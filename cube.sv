==> flow/design.v <==
module spin_x (input wire [11:0] i, output wire [11:0] o);
    assign o = {
        i[3],  
        i[7],  
        i[11],  
        i[4],  
        i[2],  
        i[10], 
        i[8],  
        i[0],  
        i[1],  
        i[6], 
        i[9],  
        i[5]  
    };
endmodule
module spin_z (input wire [11:0] i, output wire [11:0] o);
    assign o = {
        i[10],  
        i[9],   
        i[8],   
        i[11],  
        i[6],   
        i[5],   
        i[4],   
        i[7],   
        i[2],   
        i[1],   
        i[0],   
        i[3]    
    };
endmodule
module spin_z_cc (input wire [11:0] i, output wire [11:0] o);
    assign o = {
        i[8],   
        i[11],  
        i[10],  
        i[9],   
        i[4],   
        i[7],   
        i[6],   
        i[5],   
        i[0],   
        i[3],   
        i[2],   
        i[1]    
    };
endmodule
module is_canonical (
    input  wire [11:0] cube_in,
    output wire        is_canon
);
    wire [11:0] r0, r1, r2, r3, r4, r5;
    assign r0 = cube_in;
    spin_x x_to_back (.i(r0), .o(r1));
    spin_x x_to_bot  (.i(r1), .o(r2));
    spin_x x_to_front(.i(r2), .o(r3));
    wire [11:0] temp_left;
    spin_z z_pre_left (.i(r0),        .o(temp_left));
    spin_x x_to_left  (.i(temp_left), .o(r4));
    wire [11:0] temp_right;
    spin_z_cc z_pre_right (.i(r0),         .o(temp_right));
    spin_x    x_to_right  (.i(temp_right), .o(r5));
    wire [11:0] r0_90, r0_180, r0_270;
    spin_z z0_1 (.i(r0),     .o(r0_90));
    spin_z z0_2 (.i(r0_90),  .o(r0_180));
    spin_z z0_3 (.i(r0_180), .o(r0_270));
    wire [11:0] r1_90, r1_180, r1_270;
    spin_z z1_1 (.i(r1),     .o(r1_90));
    spin_z z1_2 (.i(r1_90),  .o(r1_180));
    spin_z z1_3 (.i(r1_180), .o(r1_270));
    wire [11:0] r2_90, r2_180, r2_270;
    spin_z z2_1 (.i(r2),     .o(r2_90));
    spin_z z2_2 (.i(r2_90),  .o(r2_180));
    spin_z z2_3 (.i(r2_180), .o(r2_270));
    wire [11:0] r3_90, r3_180, r3_270;
    spin_z z3_1 (.i(r3),     .o(r3_90));
    spin_z z3_2 (.i(r3_90),  .o(r3_180));
    spin_z z3_3 (.i(r3_180), .o(r3_270));
    wire [11:0] r4_90, r4_180, r4_270;
    spin_z z4_1 (.i(r4),     .o(r4_90));
    spin_z z4_2 (.i(r4_90),  .o(r4_180));
    spin_z z4_3 (.i(r4_180), .o(r4_270));
    wire [11:0] r5_90, r5_180, r5_270;
    spin_z z5_1 (.i(r5),     .o(r5_90));
    spin_z z5_2 (.i(r5_90),  .o(r5_180));
    spin_z z5_3 (.i(r5_180), .o(r5_270));
    assign is_canon = 
        (cube_in <= r0_90) && (cube_in <= r0_180) && (cube_in <= r0_270) &&
        (cube_in <= r1) && (cube_in <= r1_90) && (cube_in <= r1_180) && (cube_in <= r1_270) &&
        (cube_in <= r2) && (cube_in <= r2_90) && (cube_in <= r2_180) && (cube_in <= r2_270) &&
        (cube_in <= r3) && (cube_in <= r3_90) && (cube_in <= r3_180) && (cube_in <= r3_270) &&
        (cube_in <= r4) && (cube_in <= r4_90) && (cube_in <= r4_180) && (cube_in <= r4_270) &&
        (cube_in <= r5) && (cube_in <= r5_90) && (cube_in <= r5_180) && (cube_in <= r5_270);
endmodule  
module cube_connectivity (
    input  wire        clk,
    input  wire        rst,
    input  wire        start,
    input  wire [11:0] edges_in,   
    output reg         is_connected,
    output reg         done,
    output reg         busy
);
    function [11:0] get_neighbors(input [3:0] edge_idx);
        case (edge_idx)
            4'd0:  get_neighbors = 12'h03a;
            4'd1:  get_neighbors = 12'h065;
            4'd2:  get_neighbors = 12'h0ca;
            4'd3:  get_neighbors = 12'h095;
            4'd4:  get_neighbors = 12'h909;
            4'd5:  get_neighbors = 12'h303;
            4'd6:  get_neighbors = 12'h606;
            4'd7:  get_neighbors = 12'hc0c;
            4'd8:  get_neighbors = 12'ha30;
            4'd9:  get_neighbors = 12'h560;
            4'd10: get_neighbors = 12'hac0;
            4'd11: get_neighbors = 12'h590;
            default: get_neighbors = 12'h000;
        endcase
    endfunction
    localparam S_IDLE   = 2'd0;
    localparam S_SEED   = 2'd1;
    localparam S_FLOOD  = 2'd2;
    localparam S_CHECK  = 2'd3;
    reg [1:0] state;
    reg [11:0] visited;
    reg [11:0] next_visited;
    wire [11:0] neighbor_matrix [11:0];
    wire [11:0] active_neighbors [11:0];
    genvar g;
    generate
        for (g = 0; g < 12; g = g + 1) begin : gen_map
            assign neighbor_matrix[g] = get_neighbors(g[3:0]);
            assign active_neighbors[g] = visited[g] ? neighbor_matrix[g] : 12'd0;
        end
    endgenerate
    always_comb begin
        next_visited = visited | (
            active_neighbors[0] | active_neighbors[1] | active_neighbors[2] | 
            active_neighbors[3] | active_neighbors[4] | active_neighbors[5] | 
            active_neighbors[6] | active_neighbors[7] | active_neighbors[8] | 
            active_neighbors[9] | active_neighbors[10]| active_neighbors[11]
        ) & edges_in;
    end
    always @(posedge clk) begin
        if (rst) begin
            state <= S_IDLE;
            visited <= 0;
            done <= 0;
            busy <= 0;
            is_connected <= 0;
        end else begin
            case (state)
                S_IDLE: begin
                    done <= 0;
                    if (start) begin
                        if (edges_in == 0) begin
                            is_connected <= 0;
                            done <= 1;
                        end else begin
                            busy <= 1;
                            state <= S_SEED;
                        end
                    end
                end
                S_SEED: begin
                    visited <= edges_in & (~edges_in + 1); 
                    state <= S_FLOOD;
                end
                S_FLOOD: begin
                    visited <= next_visited;
                    if (visited == next_visited) begin
                        state <= S_CHECK;
                    end
                end
                S_CHECK: begin
                    is_connected <= (visited == edges_in);
                    done <= 1;
                    busy <= 0;
                    state <= S_IDLE;
                end
            endcase
        end
    end
endmodule  
module cube_solver (
    input  wire       clk,
    input  wire       rst,
    input  wire       run,
    output reg [11:0] total_found,
    output reg        solver_done
);
    reg  [11:0] current_test_cube;
    reg         conn_start;
    wire        conn_is_connected;
    wire        conn_done;
    cube_connectivity checker_inst (
        .clk(clk),
        .rst(rst),
        .start(conn_start),
        .edges_in(current_test_cube),
        .is_connected(conn_is_connected),
        .done(conn_done)
    );
    wire is_canon;
    is_canonical canon_inst (
        .cube_in(current_test_cube),
        .is_canon(is_canon)
    );
    wire has_width = |(current_test_cube & 12'b010100000101);
    wire has_depth = |(current_test_cube & 12'b101000001010);
    wire has_vert  = |(current_test_cube & 12'b000011110000);
    wire is_3d_valid = has_width && has_depth && has_vert;
    reg [1:0] state;
    localparam S_IDLE = 0, S_TEST = 1, S_WAIT = 2, S_NEXT = 3;
    always @(posedge clk) begin
        if (rst) begin
            state <= S_IDLE;
            current_test_cube <= 0;
            total_found <= 0;
            solver_done <= 0;
            conn_start <= 0;
        end else begin
            case (state)
                S_IDLE: begin
                    if (run) begin
                        state <= S_TEST;
                        current_test_cube <= 1;
                        total_found <= 0;
                        solver_done <= 0;
                    end
                end
                S_TEST: begin
                    conn_start <= 1;
                    state <= S_WAIT;
                end
                S_WAIT: begin
                    conn_start <= 0;
                    if (conn_done) begin
                        if (conn_is_connected && is_3d_valid && is_canon) begin
                             total_found <= total_found + 1;
                        end
                        state <= S_NEXT;
                    end
                end
                S_NEXT: begin
                    if (current_test_cube == 12'hFFE) begin
                        solver_done <= 1;
                        state <= S_IDLE;
                    end else begin
                        current_test_cube <= current_test_cube + 1;
                        state <= S_TEST;
                    end
                end
            endcase  
        end  
    end  
endmodule  
# From RTL to reports: cube_solver
# The steps from the RTL of cube_solver to its reports follow in flow order.
# Line numbers count from 1 in the design file above.
# Cell names lack the library's common part.
# A cell with -- has no value.
# inputs
design	cube_solver
clock_port	clk
lib	sky130hd
lib_corner	tt_025C_1v80

# Word level
# Yosys after proc, flatten, opt, wreduce and memory -nomap, before mapping. Memory bits, and registers merged into a memory's read port (data or address), are not among the register bits. Print and check cells are not counted. Equal cells are merged and count once.
# op_classes
n_eq	18
logic	15
n_mul	0
div_mod_pow	0
addsub	3
shifts	0
n_mux	38
compare	23
n_reduce_logical	45
# ops
operator	count
less-or-equal comparator 12 bit	23
two-way mux 12 bit	9
parallel mux 12 bit (select 2 bit)	3
bitwise OR 12 bit	5
adder 12 x 1 -> 12 bit (second input constant)	3
bitwise OR 12 x 11 -> 12 bit	3
two-way mux 11 bit	3
logical AND 1 bit	26
equality test 12 bit	2
bitwise AND 12 bit	2
bitwise OR 12 x 8 -> 12 bit	2
parallel mux 2 bit (select 4 bit)	2
two-way mux 8 bit	2
bitwise OR 12 x 10 -> 12 bit	1
equality test 12 bit (second input constant)	1
inverter 12 bit	1
logical NOT 12 bit	1
!= test 2 bit (second input constant)	6
AND reduction 3 bit	4
OR reduction 4 bit	3
nonzero test 2 bit	5
two-way mux 10 bit	1
two-way mux 2 bit	5
equality test 2 bit (second input constant)	4
AND reduction 4 bit	2
nonzero test 4 bit	2
parallel mux 1 bit (select 2 bit)	4
bitwise OR 6 x 7 -> 7 bit	1
# Other operator kinds: 6; their cells: 16.
# bits
input_bits	3
mem_count	0
reg_bits	44
romBits	0
elab_cells	151
output_inout_bits	13
clocked_rd_ports_x_width	0
latchBits	0
ramBits	0

# Logic depth
# Yosys ltp: most cells in a row. Word level: on the elaborated netlist, between registers, memories and ports. Mapped: between sequential cells and ports; inverters and the memories' decode and read muxes count.
# depth
word_depth	27
ABC_AREA	0
mapped_depth	13
depth_no_buf	11

# Netlist
# Source: synth_stat.txt of the flow (Yosys; design flattened, memories mapped). It holds for the ABC_AREA given above (unset counts as 0); a run with the other value may have another netlist.
# Totals and module areas in this step are rounded.
# synth_totals
cells	816
seq_area_um2	960
buffers	22
synth_area_um2	6500
ffs	48
# types
cell	count	area_total_um2
ha_1	153	1.91E+03
dfxtp_1	48	960.922
a21oi_1	85	425.408
nor2_1	63	236.477
nand2_1	60	225.216
nand3_1	35	175.168
nor3_1	30	150.144
o21ai_0	26	130.125
o211ai_1	17	127.622
xnor2_1	14	122.618
inv_1	32	120.115
nand4_1	19	118.864
and3_1	17	106.352
a211oi_1	13	97.594
nor2b_1	14	87.584
a21o_1	11	82.579
nor4_1	13	81.328
a211o_1	8	70.067
# Other cell types: 55; their cells: 158.
# By module: a second synthesis without flattening, with its own total; a netlist apart from the flattened one above.
# unflattened
cells_unflattened	1587
hier_area_um2	12000
# Rows give one instance, submodules left out.
# by_module
module	area_um2	n_cells	seq_area_um2	n_inst
is_canonical	6800	935	0.0	1
spin_z	90	12	0.0	19
cube_solver	1600	192	600	1
cube_connectivity	1300	160	380	1
spin_x	90	12	0.0	5
spin_z_cc	90	12	0.0	1

# Worst setup path after synthesis
# Source: OpenSTA report_checks on the synthesized netlist (no wires, ideal clock, input and output delay 20% of the period each), path of least setup slack; recovery checks are left aside. Register names are those of the netlist, which keeps one name where synthesis merged equal registers.
# synth_path
path_type	reg2reg
startpoint	reg current_test_cube[3]
endpoint	reg total_found[2]
setup_slack_ps	2098
t_first_pin_ps	0
period_ps	5780
path_delay_ps	3682
setup_time_ps	120
path_stages	13
t_required_ps	5660
path_buffers	1
t_arrival_ps	3562
period_less_setup_slack_ps	3682
# "path_delay_ps" is the arrival time less input delay plus setup time.
# "path_stages": output pins that drive a net of the path, with the launching flip-flop's if there is one; two outputs of one cell count as two.
# "period_less_setup_slack_ps" is the clock period less the worst setup slack; recovery checks do not enter. This is arithmetic on one report: input and output delays are still those of the set period (20% each).
# The rows between start and end are the longest chain of elaborated cells between them; the timing report does not say that the signal goes this way. Where chains are equally long, one stands for them.
# A line is the first line of the expression or statement that the cell stems from. Yosys adds cells for indexed reads and writes and turns some case tables into memories.
# At most two assigning lines are given for a register; there are more.
# synth_via
cell_sequence	dfxtp_1 > inv_1 > ha_1 > a2111o_1 > a221o_1 > a222oi_1 > o211ai_1 > nor4_4 > o2111ai_4 > nor2_2 > buf_6 > a21oi_2 > a211o_1
elab_chain_len	27
cells_between	55
cone_classes	compare (23); eq/ne (1); mux (3); reduce/logical (28)
# synth_rtl
element	line_no	source
start, declared	194	reg  [11:0] current_test_cube;
start, assigned	220	current_test_cube <= 0;
start, assigned	252	current_test_cube <= current_test_cube + 1;
less-or-equal comparator 12 bit	89	(cube_in <= r0_90) && (cube_in <= r0_180) && (cube_in <= r0_270) &&
logical AND 1 bit (22 in a row)	89
logical AND 1 bit	241	if (conn_is_connected && is_3d_valid && is_canon) begin
two-way mux 12 bit	241
two-way mux 12 bit	240	if (conn_done) begin
parallel mux 12 bit (select 2 bit)	225	case (state)
end, assigned	221	total_found <= 0;
end, assigned	242	total_found <= total_found + 1;
end, declared	191	output reg [11:0] total_found,

# Timing after layout
# From the final timing report of flow run 1: the path of least setup slack in the routed layout; clock arrival at registers is part of the times.
# The path's times are printed in steps of 10 ps; the period is the one set.
# layout_path
path_type	reg2reg
startpoint	reg current_test_cube[0]
endpoint	reg total_found[9]
period_ps	3700
t_arrival_ps	4600
t_first_pin_ps	310
setup_time_ps	110
path_stages	16
t_required_ps	3900
setup_slack_ps	-700
path_buffers	4
# The rows between start and end are the longest chain of elaborated cells between them; the timing report does not say that the signal goes this way. Where chains are equally long, one stands for them.
# At most two assigning lines are given for a register; there are more.
# layout_via
cell_sequence	dfxtp_2 > clkinvlp_4 > buf_4 > buf_4 > ha_2 > o21bai_1 > a21oi_1 > nor2_1 > o21ai_0 > o2111a_1 > o2111ai_4 > buf_12 > nor2_4 > buf_6 > nand3_2 > a31oi_1
elab_chain_len	27
cells_between	55
cone_classes	compare (23); eq/ne (1); mux (3); reduce/logical (28)
# layout_rtl
element	line_no	source
start, declared	194	reg  [11:0] current_test_cube;
start, assigned	220	current_test_cube <= 0;
start, assigned	252	current_test_cube <= current_test_cube + 1;
less-or-equal comparator 12 bit	89	(cube_in <= r0_90) && (cube_in <= r0_180) && (cube_in <= r0_270) &&
logical AND 1 bit (22 in a row)	89
logical AND 1 bit	241	if (conn_is_connected && is_3d_valid && is_canon) begin
two-way mux 12 bit	241
two-way mux 12 bit	240	if (conn_done) begin
parallel mux 12 bit (select 2 bit)	225	case (state)
end, assigned	221	total_found <= 0;
end, assigned	242	total_found <= total_found + 1;
end, declared	191	output reg [11:0] total_found,

# Stored flow runs of cube_solver (2 of them; Yosys, OpenROAD, sky130hd). They differ in their settings and are not a sequence. Constraints: input delay and output delay 20% of the set period each, output load 0.01 pF.
# "achievedPeriod_ps" is the run's clock period less its worst setup slack. It is reckoned from that one timing run; input and output delays stay at 20% of the period that was set.
# "worstPathTime_ps" means the part of the period allowed to the worst setup path (the constraints hold back 20% at inputs and 20% at outputs) less its slack; where the path has registers, the arrival times of their clocks count too.
# "fin_power_mw" rests on the timing tool's default activity at the inputs, not on a simulated workload.
# "worstPathTime_ps" is known to 10 ps.
# Values from the reports are rounded here.
# Settings: . = not set for that run.
run name	period_ns	CORE_UTILIZATION	SETUP_SLACK_MARGIN	PLACE_DENSITY	HOLD_SLACK_MARGIN	CORE_ASPECT_RATIO	CELL_PAD_IN_SITES_DETAIL_PLACEMENT	TNS_END_PERCENT	ABC_AREA	MAX_ROUTING_LAYER	CAP_MARGIN	CORE_MARGIN	SLEW_MARGIN	fin_power_mw	final_setup_ws_ps	worstPathTime_ps	timing.worst_path_kind	post_route_stdcell_area_um2	ws_hold_ps	yosys.chip_area_um2	design_die_area_um2	achievedPeriod_ps
flow run 1	3.7	32	0.84	0.93	0.3	1.31	2	10	0	met5	20	2	20	1.4	-700	4400	reg2reg	8300	530	6500	21000	4399
flow run 2	4.95	40	.	.	.	.	.	.	.	.	20	2	20	0.90	510	4440	reg2reg	7100	490	6500	17000	4441
